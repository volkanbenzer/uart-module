==> flow/design.v <==
`timescale 1ns / 1ps
module Uart_Rx_Module(clk_input, rx_pin, data_output, rx_complete, baudRate);
	input clk_input;		
	input rx_pin;
	input[31:0] baudRate;
	output reg[7:0] data_output;
	output reg rx_complete = 1;
	reg[1:0] rxCaseIndex = 2'h0;
	reg[9:0] rxData = 10'h0;
	reg[3:0] recvCnt = 0;	
	reg[31:0] rxBaudTimer = 0;
	always@(negedge clk_input) begin
		case(rxCaseIndex)
			0: begin
				recvCnt = 0;
				rxData <= 9'h0;
				rxBaudTimer = (baudRate / 2); 		 
				rx_complete <= 1;
				if(!rx_pin) begin
					rxCaseIndex = 1;
				end
			end
			1: begin				
				if(rxBaudTimer > baudRate) begin
					rxBaudTimer = 31'h0;
					rxData[recvCnt] <= rx_pin;
					rxCaseIndex = 2;
					recvCnt = recvCnt + 1;
				end
			end
			2:	begin
				if(recvCnt == 10) begin
					rxCaseIndex = 0;
					data_output <= ((rxData >> 1) & 9'h0FF);
					rx_complete <= 0;
				end
				else
					rxCaseIndex = 1;
			end
		endcase	
		rxBaudTimer = rxBaudTimer + 1;
	end
endmodule
`timescale 1ns / 1ps
module Uart_Tx_Module(clk_input, tx_pin, data_input, data_load,
							 tx_complete, baudRate );
	input[7:0] data_input;	
	input data_load;
	input clk_input;	
	output reg tx_pin = 1;
	output reg tx_complete = 1;
	input[31:0] baudRate;
	reg[1:0] caseIndex = 0;
	reg[8:0] txData = 9'h0;
	reg[3:0] sendCnt = 0;
	reg[31:0] baudTimer = 0;
	always@(negedge clk_input) begin
		case (caseIndex)
			0: begin
				tx_pin <= 1;			
				tx_complete <= 1;	
				if(!data_load)
					caseIndex = 1;
			end
			1: begin
				txData <= {data_input, 1'h0};  
				sendCnt <= 0;
				baudTimer = 0;
				caseIndex = 2;
			end
			2: begin
				tx_pin <= txData[sendCnt];
				if(baudTimer > baudRate) begin
					baudTimer = 0;
					sendCnt <= (sendCnt + 1);
					caseIndex = 3;			
				end
			end
			3: begin
				if(sendCnt == 9) begin
					caseIndex = 0;
					tx_complete <= 0;			
				end
				else begin
					caseIndex = 2;
				end
			end
		endcase
	baudTimer = baudTimer + 1;
end
endmodule
`timescale 1ns / 1ps
module uart_main(clkInput, rxInput, recvData, recvCompFlag,  
					  txOutput, sendData, sendStart, sendCompFlag);
	input clkInput;
	input rxInput;	
	output [7:0] recvData;
	output recvCompFlag;
	output txOutput;
	input[7:0] sendData;	
	input sendStart;		
	output sendCompFlag;
	wire ecoWire;
	wire[7:0] dataWire;
	wire txrxwire;
	parameter baudRateWanted = 115200;	 
	parameter xtall_freq = 50*1000000;	 
	parameter baudRateVal = xtall_freq / baudRateWanted;  
	Uart_Rx_Module Uart_Rx(.clk_input(clkInput), .rx_pin(ecoWire), .data_output(recvData), 
								  .rx_complete(recvCompFlag), .baudRate(baudRateVal));
	Uart_Tx_Module Uart_Tx(.clk_input(clkInput), .tx_pin(ecoWire), .data_input(sendData), 
								  .tx_complete(sendCompFlag), .data_load(sendStart) , .baudRate(baudRateVal));
	assign txOutput = ecoWire; 	 
endmodule
Reports on uart_main
Tool output for the design above, in the order of the flow.
Lines are those of the file above, counted from 1.
Operators carry their Yosys type and port widths (W data, S select, Z words).
{ "inputs": {"design": "uart_main", "clock": "clkInput", "lib": "sky130hd", "lib_corner": "tt_025C_1v80"} }

Word level
Yosys after proc, flatten, opt, wreduce and memory -nomap, before mapping. Memory bits, and registers merged into a memory's read port (data or address), are not among the register bits. Print and check cells are not counted.
{ "bits": {"reg_bits": 105, "output_inout_bits": 11, "elab_cells": 77} }
{ "classes": {"n_eq": 13, "bitwise": 3, "muxes": 23, "shifts": 3, "reduce_and_logical": 16, "n_cmp": 2, "n_addsub": 5} }
{ "op_table": {"columns": ["cell", "n"], "rows": [
  ["$pmux W32 S3", 1],
  ["$add A32 B1 Y32 const B", 2],
  ["$gt A32 B9 Y1 const B", 2],
  ["$pmux W32 S2", 1],
  ["$mux W32", 2],
  ["$pmux W10 S2", 1],
  ["$pmux W4 S2", 2],
  ["$reduce_and A2 Y1", 6],
  ["$shift A1 B5 Y10", 1],
  ["$shift A1 B5 Y10 const A", 1],
  ["$and A10 B10 Y10", 1],
  ["$or A10 B10 Y10", 1],
  ["$not A10 Y10", 1],
  ["$reduce_bool A2 Y1", 5],
  ["$mux W10", 1],
  ["$mux W2", 5],
  ["$shiftx A9 B4 Y1", 1],
  ["$ne A2 B1 Y1 const B", 4],
  ["$add A4 B1 Y4 const B", 2],
  ["$eq A4 B4 Y1 const B", 2],
  ["$pmux W2 S4", 1],
  ["$mux W4", 2],
  ["$eq A2 B2 Y1 const B", 3],
  ["$pmux W2 S3", 1],
  ["$pmux W1 S2", 3],
  ["$neg A4 Y5", 1],
  ["$eq A2 B1 Y1 const B", 2],
  ["$ne A2 B2 Y1 const B", 2]
]} }
Other operator kinds: 5; their cells: 8.

Logic depth
Yosys ltp: most cells in a row. Word level: on the elaborated netlist, between registers, memories and ports. Mapped: between sequential cells and ports; inverters and the memories' decode and read muxes count.
{ "logic_depth": {"ltp_word": 7, "abc_area": 0, "ltp_mapped": 14, "ltp_nobuf": 13} }

Mapped cells and area
The flow's flattened synthesis, as Yosys stat reports it; memories are mapped. The netlist is that of the ABC_AREA named above (0 if unset); the other value can give another one.
{ "mapped": {"seq_area_um2": 2452.4, "stdcells": 530, "mapped_area_um2": 5083.6, "ff_cells": 103} }
{ "by_type": {"columns": ["type", "n", "area_total_um2"], "rows": [
  ["sky130_fd_sc_hd__dfxtp_1", 64, 1.28E+03],
  ["sky130_fd_sc_hd__edfxtp_1", 39, 1.17E+03],
  ["sky130_fd_sc_hd__xnor2_1", 30, 262.752],
  ["sky130_fd_sc_hd__nor2_1", 50, 187.68],
  ["sky130_fd_sc_hd__ha_1", 14, 175.168],
  ["sky130_fd_sc_hd__nand2_1", 43, 161.405],
  ["sky130_fd_sc_hd__or4_1", 19, 142.637],
  ["sky130_fd_sc_hd__xor2_1", 16, 140.134],
  ["sky130_fd_sc_hd__a21oi_1", 26, 130.125],
  ["sky130_fd_sc_hd__nand3_1", 25, 125.12],
  ["sky130_fd_sc_hd__nand4_1", 19, 118.864],
  ["sky130_fd_sc_hd__inv_1", 29, 108.854],
  ["sky130_fd_sc_hd__nor4_1", 16, 100.096],
  ["sky130_fd_sc_hd__o31ai_1", 13, 97.594],
  ["sky130_fd_sc_hd__nor3_1", 19, 95.091],
  ["sky130_fd_sc_hd__and3_1", 7, 43.792],
  ["sky130_fd_sc_hd__a211oi_1", 5, 37.536],
  ["sky130_fd_sc_hd__a22oi_1", 5, 37.536]
]} }
Other cell types: 39; their cells: 91.
The figures by module come from a second, unflattened synthesis with its own total; it is not the netlist above.
{ "unflattened": {"cells_unflattened": 820, "area_unflattened_um2": 7129.3} }
Rows give one instance, submodules left out.
{ "modules": {"columns": ["mod", "n_inst", "cells", "mod_area_um2"], "rows": [
  ["Uart_Rx_Module", 1, 482, 4124.0],
  ["Uart_Tx_Module", 1, 336, 2997.9],
  ["uart_main", 1, 2, 7.5]
]} }

Stored flow runs of uart_main (2 of them; Yosys, OpenROAD, sky130hd). They differ in their settings and are not a sequence. Constraints: input delay and output delay 20% of the set period each, output load 0.01 pF.
"design_power_mw" is the tool's figure for a default switching activity; nothing was simulated.
[
  {
    "run": "stored run 1",
    "settings": { "period_ns": 3.64, "CORE_UTILIZATION": 69, "CAP_MARGIN": 20, "CORE_MARGIN": 2, "SLEW_MARGIN": 20 },
    "results": { "yosys_chip_area_um2": 5083.6, "dieArea_um2": 8070.3, "finish.stdcell_area_um2": 6068.3, "final_setup_ws_ps": 43, "worst_hold_slack_ps": 433, "design_power_mw": 4.366 }
  },
  {
    "run": "stored run 2",
    "settings": { "period_ns": 4.84, "CORE_UTILIZATION": 19, "PLACE_DENSITY": 0.39, "CORE_ASPECT_RATIO": 1.39, "CELL_PAD_IN_SITES_GLOBAL_PLACEMENT": 1, "GPL_ROUTABILITY_DRIVEN": 0, "CTS_CLUSTER_SIZE": 80, "CTS_CLUSTER_DIAMETER": 361, "CAP_MARGIN": 30, "CORE_MARGIN": 2, "SLEW_MARGIN": 20 },
    "results": { "yosys_chip_area_um2": 5083.6, "dieArea_um2": 28098.4, "finish.stdcell_area_um2": 6386.1, "final_setup_ws_ps": 121, "worst_hold_slack_ps": 444, "design_power_mw": 3.445 }
  }
]
